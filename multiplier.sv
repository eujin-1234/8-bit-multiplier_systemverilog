==> flow/design.v <==
module adder #(parameter N=8) (input logic[N-1:0] A,M, output logic C, output logic [N-1:0] Sum);
 always_comb
   {C,Sum} = {1'b0,A} + {1'b0,M};
endmodule
module reg_m #(parameter N=8) (input logic clock, reset, mFlag,
              input logic[N-1:0] Qin, output logic[N-1:0] M);
always_ff @ (posedge clock)
  if (reset & mFlag)   
    M <= Qin;
endmodule
module register (input logic clock, reset, add, shift, C, mFlag, stay,
              input logic[7:0] Qin, Sum, output logic[15:0] AQ);
logic Creg;  
always_ff @ (posedge clock)
  if (reset)   
  begin
   Creg <= 0;
   AQ[15:8] <= 0;
   AQ[7:0] <= 0;  
  end
  else if (stay)
  begin
  end
  else if ((~mFlag) && (~add) && (~shift) && (~reset))
  begin
	AQ[7:0] <= Qin;
  end
  else if (add)  
  begin
   Creg <= C;
   AQ[15:8] <= Sum;
   {Creg,AQ} <= {1'b0,C,Sum,AQ[7:1]};
  end
  else if (shift)  
  begin
   {Creg,AQ} <= {1'b0,Creg,AQ[15:1]};
  end
endmodule
module sequencer (input logic start, clock, Q0, n_rst, mFlag,
 output logic add, shift, ready, reset, stay);
logic [3:0] count, count_next;
enum logic [1:0] {idle, loadQ, addshift, stopped} present_state, next_state;
always_ff @(posedge clock, negedge n_rst)
	if (~n_rst)
		begin
			present_state <= idle;
			count <= 8;
		end	
	else
		begin
			present_state <= next_state;
			count <= count_next;
		end
always_comb
	begin
		add = '0;
		shift = '0;
		ready = '0;
		reset = '0;
		stay = '0;
		count_next = count;
		next_state = present_state;
		unique case (present_state)
		idle:
			begin
				reset = '1;
				count_next = 8;
				if (start)
					next_state = loadQ;
			end
		loadQ:
			begin
				if (~mFlag)
					next_state = addshift;
			end
		addshift:
			begin
				count_next = count_next - 1;
				if (Q0 == 1) 
					add = '1;
				else 
					shift = '1;
				if (count_next > 0) 
					next_state = addshift;
				else
					next_state = stopped;
			end
		stopped:
			begin 
				ready = '1;
				stay = '1;
				if (start)
				begin
					next_state = idle;
				end
			end
		default:
			begin
				next_state = idle;
			end
		endcase
	end
endmodule
module sevenseg(output logic [6:0] data, 
                input logic [3:0] address);
always_comb
  unique casez (address)
    4'b0000 : data = 7'b1000000;
    4'b0001 : data = 7'b1111001;
    4'b0010 : data = 7'b0100100;
    4'b0011 : data = 7'b0110000;
    4'b0100 : data = 7'b0011001;
    4'b0101 : data = 7'b0010010;
    4'b0110 : data = 7'b0000010;
    4'b0111 : data = 7'b1111000;
    4'b1000 : data = 7'b0000000;
    4'b1001 : data = 7'b0010000;
    4'b1010 : data = 7'b0001000;
	4'b1011 : data = 7'b0000011;
	4'b1100 : data = 7'b1000110;
	4'b1101 : data = 7'b0100001;
	4'b1110 : data = 7'b0000110;
    4'b1111 : data = 7'b0001110;
    default : data = 7'b1111111;
  endcase
endmodule
module multiplier(input logic start, n_rst, clock, mFlag, input logic [7:0] Qin,
                  output logic ready, output logic [6:0] d0, d1, d2, d3);
logic C, reset, shift, add, stay;
logic [7:0] Sum, M;
logic[15:0] AQ;
adder A0(.A(AQ[15:8]), .M(M), .C(C), .Sum(Sum));
register R0 (.*);
reg_m R1 (.*);
sequencer S(.start(start), .clock(clock), .reset(reset), .Q0(AQ[0]), .n_rst(n_rst), .mFlag(mFlag),
 .add(add), .shift(shift), .ready(ready), .stay(stay));
sevenseg S0(.address(AQ[3:0]), .data(d0));
sevenseg S1(.address(AQ[7:4]), .data(d1));
sevenseg S2(.address(AQ[11:8]), .data(d2));
sevenseg S3(.address(AQ[15:12]), .data(d3));
endmodule
# From RTL to reports: multiplier
# What the tools print for multiplier, step after step.
# Line numbers count from 1 in the design file above.
# Operators carry their Yosys type and port widths (W data, S select, Z words).
# Library cell names are shortened.
# The mark n/a stands for no value.
[setup] design="multiplier" clock_port="clock" library="sky130hd" lib_corner="tt_025C_1v80"

# Word level
# Source: Yosys, flattened and elaborated, memories not mapped. Widths are those after wreduce. Print and check cells do not count. Equal cells are merged and count once.
# Yosys's memory passes give these memory sizes; they may raise the number of words (mostly to a power of two), join words into wider ones and drop unused or constant bits.
[bits] clocked_rd_ports_x_width=28 regBits=31 in_bits=12 wordCells=66 memories=4 romBits=448
[op_classes] reduce_logical=13 n_eq=6 cmp=1 n_mux=27 bitwise=7 addsub=2
[memory_table] name="(name not given)" size=16 word_bits=7 read_ports=1 wr=0 line=107 rtl="unique casez (address)"
[memory_table] name="(name not given)" size=16 word_bits=7 read_ports=1 wr=0 line=107
[memory_table] name="(name not given)" size=16 word_bits=7 read_ports=1 wr=0 line=107
[memory_table] name="(name not given)" size=16 word_bits=7 read_ports=1 wr=0 line=107
[op_table] operator="$mux W8" count=5
[op_table] operator="$mux W4" count=8
[op_table] operator="$reduce_or A3 Y1" count=3
[op_table] operator="$add A8 B8 Y9" count=1
[op_table] operator="$pmux W4 S2" count=1
[op_table] operator="$pmux W2 S4" count=1
[op_table] operator="$pmux W1 S2" count=4
[op_table] operator="$not A1 Y1" count=6
[op_table] operator="$ne A2 B2 Y1 const B" count=3
[op_table] operator="$reduce_and A3 Y1" count=2
[op_table] operator="$mux W2" count=3
[op_table] operator="$mux W1" count=5
[op_table] operator="$eq A2 B2 Y1 const B" count=2
[op_table] operator="$sub A4 B1 Y4 const B" count=1
[op_table] operator="$gt A4 B1 Y1 const B" count=1
[op_table] operator="$logic_and A1 B1 Y1" count=3
[op_table] operator="$reduce_bool A3 Y1" count=1
[op_table] operator="$eq A2 B1 Y1 const B" count=1
[op_table] operator="$logic_not A2 Y1" count=1
[op_table] operator="$reduce_and A2 Y1" count=1
[op_table] operator="$reduce_bool A2 Y1" count=1
[op_table] operator="$reduce_or A2 Y1" count=1
[op_table] operator="$and A1 B1 Y1" count=1

# Depth
# Depth = most cells in a row (Yosys ltp): at word level without a register or memory, in the mapped netlist without a sequential cell, where the memories' decode and read muxes count.
[logic_depth] depth_word=11 ABC_AREA=0 ltp_mapped=12

# Mapped cells and area
# Source: synth_stat.txt of the flow (Yosys; design flattened, memories mapped). It holds for the ABC_AREA given above (unset counts as 0); a run with the other value may have another netlist.
# Totals and module areas in this step are rounded.
[mapped] cells=355 seqArea_um2=1320 ff_cells=60 mapped_area_um2=3490
[types] cell="dfxtp_1" count=44 type_area_um2=880.845
[types] cell="ha_1" count=32 type_area_um2=400.384
[types] cell="edfxtp_1" count=8 type_area_um2=240.23
[types] cell="mux2i_1" count=24 type_area_um2=240.23
[types] cell="dfrtp_1" count=6 type_area_um2=150.144
[types] cell="o21ai_0" count=21 type_area_um2=105.101
[types] cell="nand2_1" count=27 type_area_um2=101.347
[types] cell="inv_1" count=23 type_area_um2=86.333
[types] cell="a211oi_1" count=10 type_area_um2=75.072
[types] cell="a21oi_1" count=14 type_area_um2=70.067
[types] cell="o22ai_1" count=10 type_area_um2=62.56
[types] cell="nor2_1" count=16 type_area_um2=60.058
[types] cell="dfstp_2" count=2 type_area_um2=52.55
[types] cell="nor3_4" count=3 type_area_um2=48.797
[types] cell="buf_6" count=4 type_area_um2=45.043
[types] cell="mux2_2" count=4 type_area_um2=45.043
[types] cell="a21oi_2" count=5 type_area_um2=43.792
[types] cell="nor2b_1" count=7 type_area_um2=43.792
# Not listed: further types 46, cells in them 95.
# The figures by module come from a second, unflattened synthesis with its own total; it is not the netlist above.
[unflattened] cells_unflattened=305 hier_area_um2=2920
# Each row is one instance without its submodules.
[by_module] module="sevenseg" n_cells=33 mod_seq_area_um2=0.0 area_um2=274 n_inst=4
[by_module] module="register" n_cells=75 mod_seq_area_um2=320 area_um2=790 n_inst=1
[by_module] module="sequencer" n_cells=47 mod_seq_area_um2=203 area_um2=460 n_inst=1
[by_module] module="adder" n_cells=42 mod_seq_area_um2=0.0 area_um2=324 n_inst=1
[by_module] module="reg_m" n_cells=9 mod_seq_area_um2=240 area_um2=246 n_inst=1
[by_module] module="multiplier" n_cells=0 mod_seq_area_um2=0.0 area_um2=0.0 n_inst=1

# Worst setup path after synthesis
# Path of least setup slack by OpenSTA after synthesis, without wires, with an ideal clock, recovery checks aside; 20% of the period is set as input and as output delay. Where synthesis merged equal registers, the netlist keeps one of their names.
[synth_path] path_type="register to register" start="reg R1.M[0]" end="reg (name not given)" setup_slack_ps=1325 setup_ps=126 period_ps=4260 driving_pins=12 n_path_buf=0 required_time_ps=4134 arrival_ps=2809 path_delay_ps=2935 launch_ps=0 period_less_setup_slack_ps=2935
# "path_delay_ps" is the arrival time less input delay plus setup time.
# "driving_pins" counts driving pins, that of a launching flip-flop among them; a cell with two outputs on the path counts twice.
# "period_less_setup_slack_ps" is the clock period less the worst setup slack; recovery checks do not enter. This is arithmetic on one report: input and output delays are still those of the set period (20% each).
# Between the ends stands the longest chain of elaborated cells between them, by number of cells; it is not shown to be the way that was timed. Of several equally long chains one is given.
# A line is the first line of the expression or statement that the cell stems from. Yosys adds cells for indexed reads and writes and turns some case tables into memories.
[synth_between] cell_sequence="edfxtp_1 > ha_1 > fa_1 > a211oi_1 > o31a_1 > xnor2_1 > a21oi_1 > a211oi_1 > inv_1 > ha_1 > a22oi_1 > o21ai_0" elab_chain_cells=4 cells_between=4 cone_lines=2 cone_classes="add/sub (1); mux (3)"
[synth_rtl] item="start: declaration" line=6 rtl="input logic[N-1:0] Qin, output logic[N-1:0] M);"
[synth_rtl] item="start: assignment" line=9 rtl="M <= Qin;"
[synth_rtl] item="$add A8 B8 Y9" line=3 rtl="{C,Sum} = {1'b0,A} + {1'b0,M};"
[synth_rtl] item="$mux W8" line=28 rtl="else if (add)"
[synth_rtl] item="$mux W4 (2 in a row)"

# Worst path after layout
# Path of least setup slack in the final report of run A (OpenROAD, finished layout, wires in). Where an end is a register, its clock arrival counts in the times.
# The report prints the path's times to 10 ps; the period is as set.
[layout_path] path_type="register to register" start="reg R1.M[0]" end="reg (name not given)" setup_slack_ps=-710 period_ps=2030 setup_ps=110 n_path_buf=2 required_time_ps=2250 launch_ps=330 arrival_ps=2970 driving_pins=13
# Between the ends stands the longest chain of elaborated cells between them, by number of cells; it is not shown to be the way that was timed. Of several equally long chains one is given.
[layout_between] cell_sequence="edfxtp_1 > ha_2 > fa_2 > a211oi_4 > o31a_1 > xnor2_1 > a21oi_2 > a211oi_2 > buf_4 > buf_6 > ha_4 > or3_1 > o221a_2" elab_chain_cells=4 cells_between=4 cone_lines=2 cone_classes="add/sub (1); mux (3)"
[layout_rtl] item="start: declaration" line=6 rtl="input logic[N-1:0] Qin, output logic[N-1:0] M);"
[layout_rtl] item="start: assignment" line=9 rtl="M <= Qin;"
[layout_rtl] item="$add A8 B8 Y9" line=3 rtl="{C,Sum} = {1'b0,A} + {1'b0,M};"
[layout_rtl] item="$mux W8" line=28 rtl="else if (add)"
[layout_rtl] item="$mux W4 (2 in a row)"

# Settings and measured results of 2 stored flow runs for module multiplier (sky130hd), not sorted in any way. The constraints put input and output delay at 20% of the set period each and load the outputs with 0.01 pF.
# "period_reached_ps" = clock period - worst setup slack. The figure is calculated, with input and output delays left at 20% of the set period.
# "worst_path_allowed_less_slack_ps" is the time allowed to the run's worst setup path (the clock period less input and output delay, where it has them) less its slack. Clock arrival times count: a late capture clock shortens it, a late launch clock lengthens it.
# "totalPower_uw" rests on the timing tool's default activity at the inputs, not on a simulated workload.
# "worst_path_allowed_less_slack_ps" is given in steps of 10 ps.
# Values from the reports are rounded here.
run="run A" settings period_ns=2.03 CORE_UTILIZATION=36 SETUP_SLACK_MARGIN=-0.1 PLACE_DENSITY=0.71 CORE_ASPECT_RATIO=0.56 CORE_MARGIN=5 TNS_END_PERCENT=30 GPL_ROUTABILITY_DRIVEN=0 CAP_MARGIN=10 SLEW_MARGIN=30 MAX_ROUTING_LAYER="met5"
run="run A" results worst_path_allowed_less_slack_ps=2740 critical_path_type="register to register" setup_worst_slack_ps=-715 period_reached_ps=2745 finalCellArea_um2=5230 final_die_area_um2=11900 ys_area_um2=3490 finalUtil_frac=0.562 setup_tns_ps=-13800 totalPower_uw=8710
run="run B" settings period_ns=5.23 CORE_UTILIZATION=62 SETUP_SLACK_MARGIN=0.02 PLACE_DENSITY_LB_ADDON=0.19 CORE_MARGIN=2 CELL_PAD_IN_SITES_DETAIL_PLACEMENT=2 ABC_AREA=0 GPL_TIMING_DRIVEN=0 CAP_MARGIN=20 SLEW_MARGIN=20
run="run B" outcome="no results, placement failed with DPL-0033"
